==> flow/design.v <==
module uart_rx (
    input clk,                
    input rst_n,              
    input rx,                 
    output reg [7:0] data_out,  
    output reg valid           
);
    parameter BAUD_DIV = 434;   
    parameter TICK_DIV = 27;  
    localparam STATE_IDLE  = 2'd0, STATE_START = 2'd1, STATE_DATA  = 2'd2, STATE_STOP  = 2'd3;
    reg [1:0] state;
    reg [12:0] clk_counter;
    reg [3:0] tick_counter;
    reg [3:0] bit_index;
    reg [7:0] rx_shift;
    reg rx_sync1, rx_sync2;  
    always @(*) begin
        if (!rst_n) begin
            rx_sync1 <= 1'b1;
            rx_sync2 <= 1'b1;
        end else begin
            rx_sync1 <= rx;
            rx_sync2 <= rx_sync1;
        end
    end
    always @(posedge clk or negedge rst_n) begin
        if (!rst_n) begin
            state       <= STATE_IDLE;
            clk_counter <= 13'd0;
            tick_counter <= 4'd0;
            bit_index   <= 4'd0;
            rx_shift    <= 8'd0;
            data_out    <= 8'd0;
            valid       <= 1'b0;
        end else begin
            case (state)
                STATE_IDLE: begin
                    valid       <= 0;
                    clk_counter <= 13'd0;
                    tick_counter <= 4'd0;
                    bit_index   <= 4'd0;
                    if (rx_sync2 == 1'b0) begin
                        state <= STATE_START;
                    end
                end
                STATE_START: begin
                    if (clk_counter < TICK_DIV - 1'b1) begin
                        clk_counter <= clk_counter + 13'd1;
                    end else begin
                        clk_counter <= 13'd0;
                        tick_counter <= tick_counter + 4'd1;
                        if (tick_counter == 4'd8) begin
                            if (rx_sync2 == 1'b0) begin
                                state <= STATE_DATA;
                            end else begin
                                state <= STATE_IDLE;
                            end
                        end
                    end
                end
                STATE_DATA: begin
                    if (clk_counter < TICK_DIV - 1'b1) begin
                        clk_counter <= clk_counter + 13'd1;
                    end else begin
                        clk_counter <= 13'd0;
                        tick_counter <= tick_counter + 4'd1;
                        if (tick_counter == 4'd8) begin
                            rx_shift[bit_index] <= rx_sync2;
                            if (bit_index < 4'd7) begin
                                bit_index <= bit_index + 4'd1;
                            end else begin
                                bit_index <= 4'd0;
                                state <= STATE_STOP;
                            end
                        end
                    end
                end
                STATE_STOP: begin
                    if (clk_counter < TICK_DIV - 1'b1) begin
                        clk_counter <= clk_counter + 13'd1;
                    end else begin
                        clk_counter <= 13'd0;
                        tick_counter <= tick_counter + 4'd1;
                        if (tick_counter == 4'd8) begin
                            if (rx_sync2 == 1'b1) begin
                                data_out <= rx_shift;
                                valid <= 1'b1;
                            end
                            state <= STATE_IDLE;
                        end
                    end
                end
                default: state <= STATE_IDLE;
            endcase
        end
    end
endmodule
module uart_string_loopback (
    input  wire clk,
    input  wire rst_n,
    input  wire rx,
    output wire tx
);
parameter BUFFER_SIZE = 32;  
parameter DATA_WIDTH = 8;      
reg [DATA_WIDTH-1:0] buffer [0:BUFFER_SIZE-1];  
reg [$clog2(BUFFER_SIZE)-1:0] write_ptr;        
reg [$clog2(BUFFER_SIZE)-1:0] read_ptr;         
wire [DATA_WIDTH-1:0] rx_data;                  
wire rx_valid;                                  
reg [DATA_WIDTH-1:0] tx_data;                   
reg trigger;                                    
wire tx_busy;                                   
reg full, empty;                                
wire buffer_full  = (write_ptr == read_ptr - 1) || (write_ptr == (BUFFER_SIZE-1) && read_ptr == 0);
wire buffer_empty = (write_ptr == read_ptr);
uart_rx uart_rx_inst (
    .clk(clk),
    .rst_n(rst_n),
    .rx(rx),
    .data_out(rx_data),
    .valid(rx_valid)
);
uart_tx uart_tx_inst (
    .clk(clk),
    .rst_n(rst_n),
    .trigger(trigger),
    .data_in(tx_data),
    .tx(tx),
    .busy(tx_busy)
);
always @(posedge clk or negedge rst_n) begin
    if (!rst_n) begin
        write_ptr <= 1'b0;
        read_ptr  <= 1'b0;
        trigger   <= 1'b0;
    end else begin
        if (rx_valid && !buffer_full) begin
            buffer[write_ptr] <= rx_data;
            write_ptr <= (write_ptr == BUFFER_SIZE-1) ? 0 : write_ptr + 1'b1;
        end
        if (!tx_busy && !buffer_empty && !trigger) begin
            tx_data <= buffer[read_ptr];
            trigger <= 1'b1;
            read_ptr <= (read_ptr == BUFFER_SIZE-1) ? 0 : read_ptr + 1'b1;
        end 
		  else begin
            trigger <= 1'b0;
        end
    end
end
endmodule
module uart_tx (
    input clk,
    input rst_n,
    input trigger,
    input [7:0] data_in,
    output reg tx,
    output reg busy
);
    parameter BAUD_DIV = 434;   
    parameter TICK_DIV = 27;  
    localparam STATE_IDLE  = 2'd0, STATE_START = 2'd1, STATE_DATA  = 2'd2, STATE_STOP  = 2'd3;
    reg [1:0] state;
    reg [12:0] clk_counter;
    reg [3:0] tick_counter;
    reg [3:0] bit_index;
    reg [7:0] tx_shift;
    always @(posedge clk or negedge rst_n) begin
        if (!rst_n) begin
            state        <= STATE_IDLE;
            tx           <= 1'b1;
            clk_counter  <= 13'd0;
            tick_counter <= 4'd0;
            bit_index    <= 4'd0;
            busy         <= 1'b0;
            tx_shift     <= 8'd0;
        end else begin
            case (state)
                STATE_IDLE: begin
                    tx           <= 1'b1;
                    clk_counter  <= 13'd0;
                    tick_counter <= 4'd0;
                    bit_index    <= 4'd0;
                    busy         <= 1'b0;
                    if (trigger) begin
                        busy      <= 1'b1;
                        tx_shift  <= data_in;
                        state     <= STATE_START;
                    end
                end
                STATE_START: begin
                    tx <= 1'b0;
                    if (clk_counter < TICK_DIV - 1'b1) begin
                        clk_counter <= clk_counter + 1'b1;
                    end else begin
                        clk_counter <= 13'd0;
                        if (tick_counter < 4'd15) begin
                            tick_counter <= tick_counter + 1'b1;
                        end else begin
                            tick_counter <= 4'd0;
                            state <= STATE_DATA;
                        end
                    end
                end
                STATE_DATA: begin
                    tx <= tx_shift[0];
                    if (clk_counter < TICK_DIV - 1'b1) begin
                        clk_counter <= clk_counter + 1'b1;
                    end else begin
                        clk_counter <= 13'd0;
                        if (tick_counter < 4'd15) begin
                            tick_counter <= tick_counter + 1'b1;
                        end else begin
                            tick_counter <= 4'd0;
                            tx_shift <= {1'b0, tx_shift[7:1]};
                            if (bit_index < 4'd7) begin
                                bit_index <= bit_index + 1'b1;
                            end else begin
                                bit_index <= 4'd0;
                                state <= STATE_STOP;
                            end
                        end
                    end
                end
                STATE_STOP: begin
                    tx <= 1'b1;
                    if (clk_counter < TICK_DIV - 1'b1) begin
                        clk_counter <= clk_counter + 1'b1;
                    end else begin
                        clk_counter <= 13'd0;
                        if (tick_counter < 4'd15) begin
                            tick_counter <= tick_counter + 1'b1;
                        end else begin
                            tick_counter <= 4'd0;
                            state <= STATE_IDLE;
                        end
                    end
                end
                default: state <= STATE_IDLE;
            endcase
        end
    end
endmodule
From RTL to reports: uart_string_loopback. What the tools print for uart_string_loopback, step after step. Line numbers count from 1 in the design file above. Operators carry their Yosys type and port widths (W data, S select, Z words). Not given: n/a

Top: uart_string_loopback. Clock port: clk. Standard-cell library: sky130hd. Corner: tt_025C_1v80.

After elaboration. Yosys after proc, flatten, opt, wreduce and memory -nomap, before mapping. Print and check cells are not counted. Equal cells are merged and count once.

The entry for register bits reads 348. For output and inout bits the number is 1. Under input port bits stands 3.

For multiplexer cells the number is 54. Shifts and indexed selects: 2. For order comparisons the number is 5. The figure for bitwise logic cells is 5. The figure for add/subtract/negate cells is 10. The entry for equal/unequal tests reads 90. The entry for reduce/logical cells reads 65.

Operators with widths (number): $pmux W8 S32 (1); $eq A5 B5 Y1 const B (32); $reduce_and A3 Y1 (35); $eq A5 B4 Y1 const B (16); $pmux W13 S2 (2); $mux W8 (6); $eq A5 B3 Y1 const B (8); $mux W4 (9); $mux W2 (17); $ne A2 B2 Y1 const B (16); $eq A5 B32 Y1 (1); $pmux W4 S2 (4); $add A13 B1 Y13 const B (2); $lt A13 B5 Y1 const B (2); $mux W13 (2); $eq A5 B2 Y1 const B (4); $reduce_and A9 Y1 (2); $add A4 B1 Y4 const B (4); $pmux W8 S2 (1); $pmux W2 S4 (2); $reduce_and A4 Y1 (3); $add A5 B1 Y5 const B (2); $eq A5 B1 Y1 const B (2); $logic_not A5 Y1 (2); $mux W5 (2); $reduce_or A3 Y1 (3); $shift A1 B5 Y8 (1); $shift A1 B5 Y8 const A (1).

Not listed: further kinds 24, cells in them 49.

Depth. Yosys ltp: most cells in a row. Word level: on the elaborated netlist, between registers, memories and ports. Mapped: between sequential cells and ports; inverters and the memories' decode and read muxes count.

The entry for word-level depth reads 8. The entry for ABC_AREA reads 0. The entry for gate-level depth with buffers reads 12. The entry for gate-level depth less buffers reads 8.

Netlist. Yosys stat after the flow's synthesis: flattened, memories mapped to cells. It holds for the ABC_AREA given above (unset counts as 0); a run with the other value may have another netlist.

Cells by type: sky130_fd_sc_hd__edfxtp_1 (number 264, area in all 7.93E+03 um^2); sky130_fd_sc_hd__dfrtp_1 (number 85, area in all 2127.04 um^2); sky130_fd_sc_hd__mux2_2 (number 34, area in all 382.867 um^2); sky130_fd_sc_hd__a22oi_1 (number 45, area in all 337.824 um^2); sky130_fd_sc_hd__ha_1 (number 24, area in all 300.288 um^2); sky130_fd_sc_hd__nand2_1 (number 64, area in all 240.23 um^2); sky130_fd_sc_hd__mux2i_1 (number 23, area in all 230.221 um^2); sky130_fd_sc_hd__nand3_1 (number 41, area in all 205.197 um^2); sky130_fd_sc_hd__o21ai_0 (number 38, area in all 190.182 um^2); sky130_fd_sc_hd__nor2_1 (number 50, area in all 187.68 um^2); sky130_fd_sc_hd__nor3_1 (number 35, area in all 175.168 um^2); sky130_fd_sc_hd__a22o_1 (number 19, area in all 166.41 um^2); sky130_fd_sc_hd__a21oi_1 (number 29, area in all 145.139 um^2); sky130_fd_sc_hd__nor2b_1 (number 19, area in all 118.864 um^2); sky130_fd_sc_hd__buf_2 (number 23, area in all 115.11 um^2); sky130_fd_sc_hd__a32oi_1 (number 13, area in all 113.859 um^2); sky130_fd_sc_hd__xor2_1 (number 11, area in all 96.342 um^2); sky130_fd_sc_hd__inv_1 (number 24, area in all 90.086 um^2).

Not listed: further types 64, cells in them 218.

The figure for mapped cells is 1059. For sequential part of the area the number is 10133.5 um^2. Flip-flops: 352. Synthesis area: 14854.2 um^2.

The figures by module come from a second, unflattened synthesis with its own total; it is not the netlist above.

The figure for cell total of the unflattened synthesis is 1060. The figure for area total of the unflattened synthesis is 14939.3 um^2.

Rows give one instance, submodules left out.

Modules: uart_string_loopback (times used 1, sequential area 8202.9 um^2, cells 748, area 11392.2 um^2); uart_rx (times used 1, sequential area 1052.3 um^2, cells 179, area 1940.6 um^2); uart_tx (times used 1, sequential area 878.3 um^2, cells 133, area 1606.5 um^2).

Timing after synthesis. OpenSTA on the mapped netlist: ideal clock, no wires. The path of least setup slack (recovery checks aside). Input and output delay are each 20% of the period. Register names are those of the netlist, which keeps one name where synthesis merged equal registers.

Kind: register to register. Start point: register read_ptr[3]. End point: register tx_data[5]. The entry for delay of the path reads 2.790 ns. Driving pins on the path: 13. For data arrival time the number is 2.529 ns. For path buffers the number is 5. Under period stands 3.95 ns. Under data required time stands 3.689 ns. Slack: 1.161 ns. Under synthesis period reached stands 2.789 ns.

"delay of the path" = arrival - input delay + setup time. "driving pins on the path": output pins that drive a net of the path, with the launching flip-flop's if there is one; two outputs of one cell count as two. "synthesis period reached" = period - worst setup slack (recovery checks aside). The figure is calculated, with input and output delays left at 20% of the set period. The rows between start and end are the longest chain of elaborated cells between them; the timing report does not say that the signal goes this way. Where chains are equally long, one stands for them. Each line given opens the expression or statement behind the cell; cells for indexed reads and writes are added by Yosys, which also makes memories of some case tables. The path ends at the data pin of a flip-flop with enable; ways to the enable are not counted.

Cells stage by stage: sky130_fd_sc_hd__dfrtp_1 sky130_fd_sc_hd__buf_4 sky130_fd_sc_hd__buf_4 sky130_fd_sc_hd__buf_2 sky130_fd_sc_hd__buf_2 sky130_fd_sc_hd__and3_1 sky130_fd_sc_hd__ha_1 sky130_fd_sc_hd__buf_2 sky130_fd_sc_hd__a22oi_1 sky130_fd_sc_hd__o31a_1 sky130_fd_sc_hd__o21ai_0 sky130_fd_sc_hd__or3_1 sky130_fd_sc_hd__o32a_1. The figure for cells in the longest elaborated chain is 2. Under elaborated cells between the ends (all ways) stands 33.

RTL lines, path post-synthesis: start: declaration (line 108) `reg [$clog2(BUFFER_SIZE)-1:0] read_ptr;`; start: assignment (line 135) `read_ptr  <= 1'b0;`; start: assignment (line 145) `read_ptr <= (read_ptr == BUFFER_SIZE-1) ? 0 : read_ptr + 1'b1;`; $eq A5 B5 Y1 (line 143) `tx_data <= buffer[read_ptr];`; $pmux W8 S32 (line 143); end: assignment (line 143); end: declaration (line 111) `reg [DATA_WIDTH-1:0] tx_data;`.

Worst path after layout. Path of least setup slack in the final report of entry A (OpenROAD, finished layout, wires in). Where an end is a register, its clock arrival counts in the times.

Kind: register to register. Start point: register read_ptr[3]. End point: register tx_data[1]. Driving pins on the path: 8. Under data required time stands 3.56 ns. For path buffers the number is 2. Under period stands 3.33 ns. For data arrival time the number is 3.37 ns. Slack: 0.20 ns.

The rows between start and end are the longest chain of elaborated cells between them; the timing report does not say that the signal goes this way. Where chains are equally long, one stands for them. The path ends at the data pin of a flip-flop with enable; ways to the enable are not counted.

Cells stage by stage: sky130_fd_sc_hd__dfrtp_2 sky130_fd_sc_hd__buf_4 sky130_fd_sc_hd__buf_4 sky130_fd_sc_hd__nor2b_1 sky130_fd_sc_hd__a22oi_1 sky130_fd_sc_hd__o32ai_1 sky130_fd_sc_hd__a2111oi_1 sky130_fd_sc_hd__a21oi_1. The figure for cells in the longest elaborated chain is 2. Under elaborated cells between the ends (all ways) stands 33.

RTL lines, path after layout: start: declaration (line 108) `reg [$clog2(BUFFER_SIZE)-1:0] read_ptr;`; start: assignment (line 135) `read_ptr  <= 1'b0;`; start: assignment (line 145) `read_ptr <= (read_ptr == BUFFER_SIZE-1) ? 0 : read_ptr + 1'b1;`; $eq A5 B5 Y1 (line 143) `tx_data <= buffer[read_ptr];`; $pmux W8 S32 (line 143); end: assignment (line 143); end: declaration (line 111) `reg [DATA_WIDTH-1:0] tx_data;`.

Wiki page: uart_string_loopback / flow data

Measured data: module uart_string_loopback, platform sky130hd, 2 stored runs of the flow under differing settings, order arbitrary. Input and output delays are each 20% of the period that was set; the output load is 0.01 pF. "period achieved" means the clock period less the worst setup slack. The figure is calculated, with input and output delays left at 20% of the set period. "time of the worst setup path" = time allowed to the worst setup path (clock period - input delay - output delay, where it has them) - its slack; a late launch clock adds to it, a late capture clock takes from it. "overall power" rests on the timing tool's default activity at the inputs, not on a simulated workload.

Files of entry A:
==> flow/run.sh <==
#!/bin/bash
# the make line also repeats the synthesis and layout settings of config.mk as NAME=value (left out here)
make -C /OpenROAD-flow-scripts/flow DESIGN_CONFIG=/design/flow/config.mk WORK_HOME=/design/flow/orfs CLKGATE_MAP_FILE= finish
==> flow/config.mk <==
export PLATFORM = sky130hd
export DESIGN_NAME = uart_string_loopback
export DESIGN_NICKNAME = uart_string_loopback
export VERILOG_FILES = /design/flow/design.v
export SDC_FILE = /design/flow/constraint.sdc
export NUM_CORES = 4
export LEC_CHECK = 0
export CAP_MARGIN = 20
export CORE_MARGIN = 2
export CORE_UTILIZATION = 38
export SLEW_MARGIN = 20
==> flow/constraint.sdc <==
create_clock -name core_clock -period 3.33 [get_ports {clk}]
set_input_delay 0.6660 -clock core_clock [delete_from_list [all_inputs] [get_ports {clk}]]
set_output_delay 0.6660 -clock core_clock [all_outputs]
set_load 0.01 [all_outputs]

Results of entry A. The standard-cell area after layout comes to 16,977.5 um^2. The cell area after synthesis comes to 14,854.2 um^2. The total negative slack on setup checks comes to 0.000 ns. The period achieved is 3.135 ns. For the overall die area the run shows 40,686.9 um^2. The utilization in the final report stands at 43.9 %. The overall power reads 14,779 µW. For the time of the worst setup path the run shows 3.13 ns. Worst setup path type: register to register. The measured lowest setup slack is 0.195 ns.

Files of entry B:
==> flow/run.sh <==
#!/bin/bash
# the make line also repeats the synthesis and layout settings of config.mk as NAME=value (left out here)
make -C /OpenROAD-flow-scripts/flow DESIGN_CONFIG=/design/flow/config.mk WORK_HOME=/design/flow/orfs CLKGATE_MAP_FILE= finish
==> flow/config.mk <==
export PLATFORM = sky130hd
export DESIGN_NAME = uart_string_loopback
export DESIGN_NICKNAME = uart_string_loopback
export VERILOG_FILES = /design/flow/design.v
export SDC_FILE = /design/flow/constraint.sdc
export NUM_CORES = 4
export LEC_CHECK = 0
export CAP_MARGIN = 20
export CELL_PAD_IN_SITES_DETAIL_PLACEMENT = 1
export CORE_ASPECT_RATIO = 0.62
export CORE_MARGIN = 2
export CORE_UTILIZATION = 70
export CTS_CLUSTER_DIAMETER = 246
export GPL_ROUTABILITY_DRIVEN = 1
export HOLD_SLACK_MARGIN = 0.21
export PLACE_DENSITY_LB_ADDON = 0.13
export SETUP_SLACK_MARGIN = 0.68
export SLEW_MARGIN = 20
==> flow/constraint.sdc <==
create_clock -name core_clock -period 2.57 [get_ports {clk}]
set_input_delay 0.5140 -clock core_clock [delete_from_list [all_inputs] [get_ports {clk}]]
set_output_delay 0.5140 -clock core_clock [all_outputs]
set_load 0.01 [all_outputs]

Outcome of entry B: did not finish, placement stopped with DPL-0033.
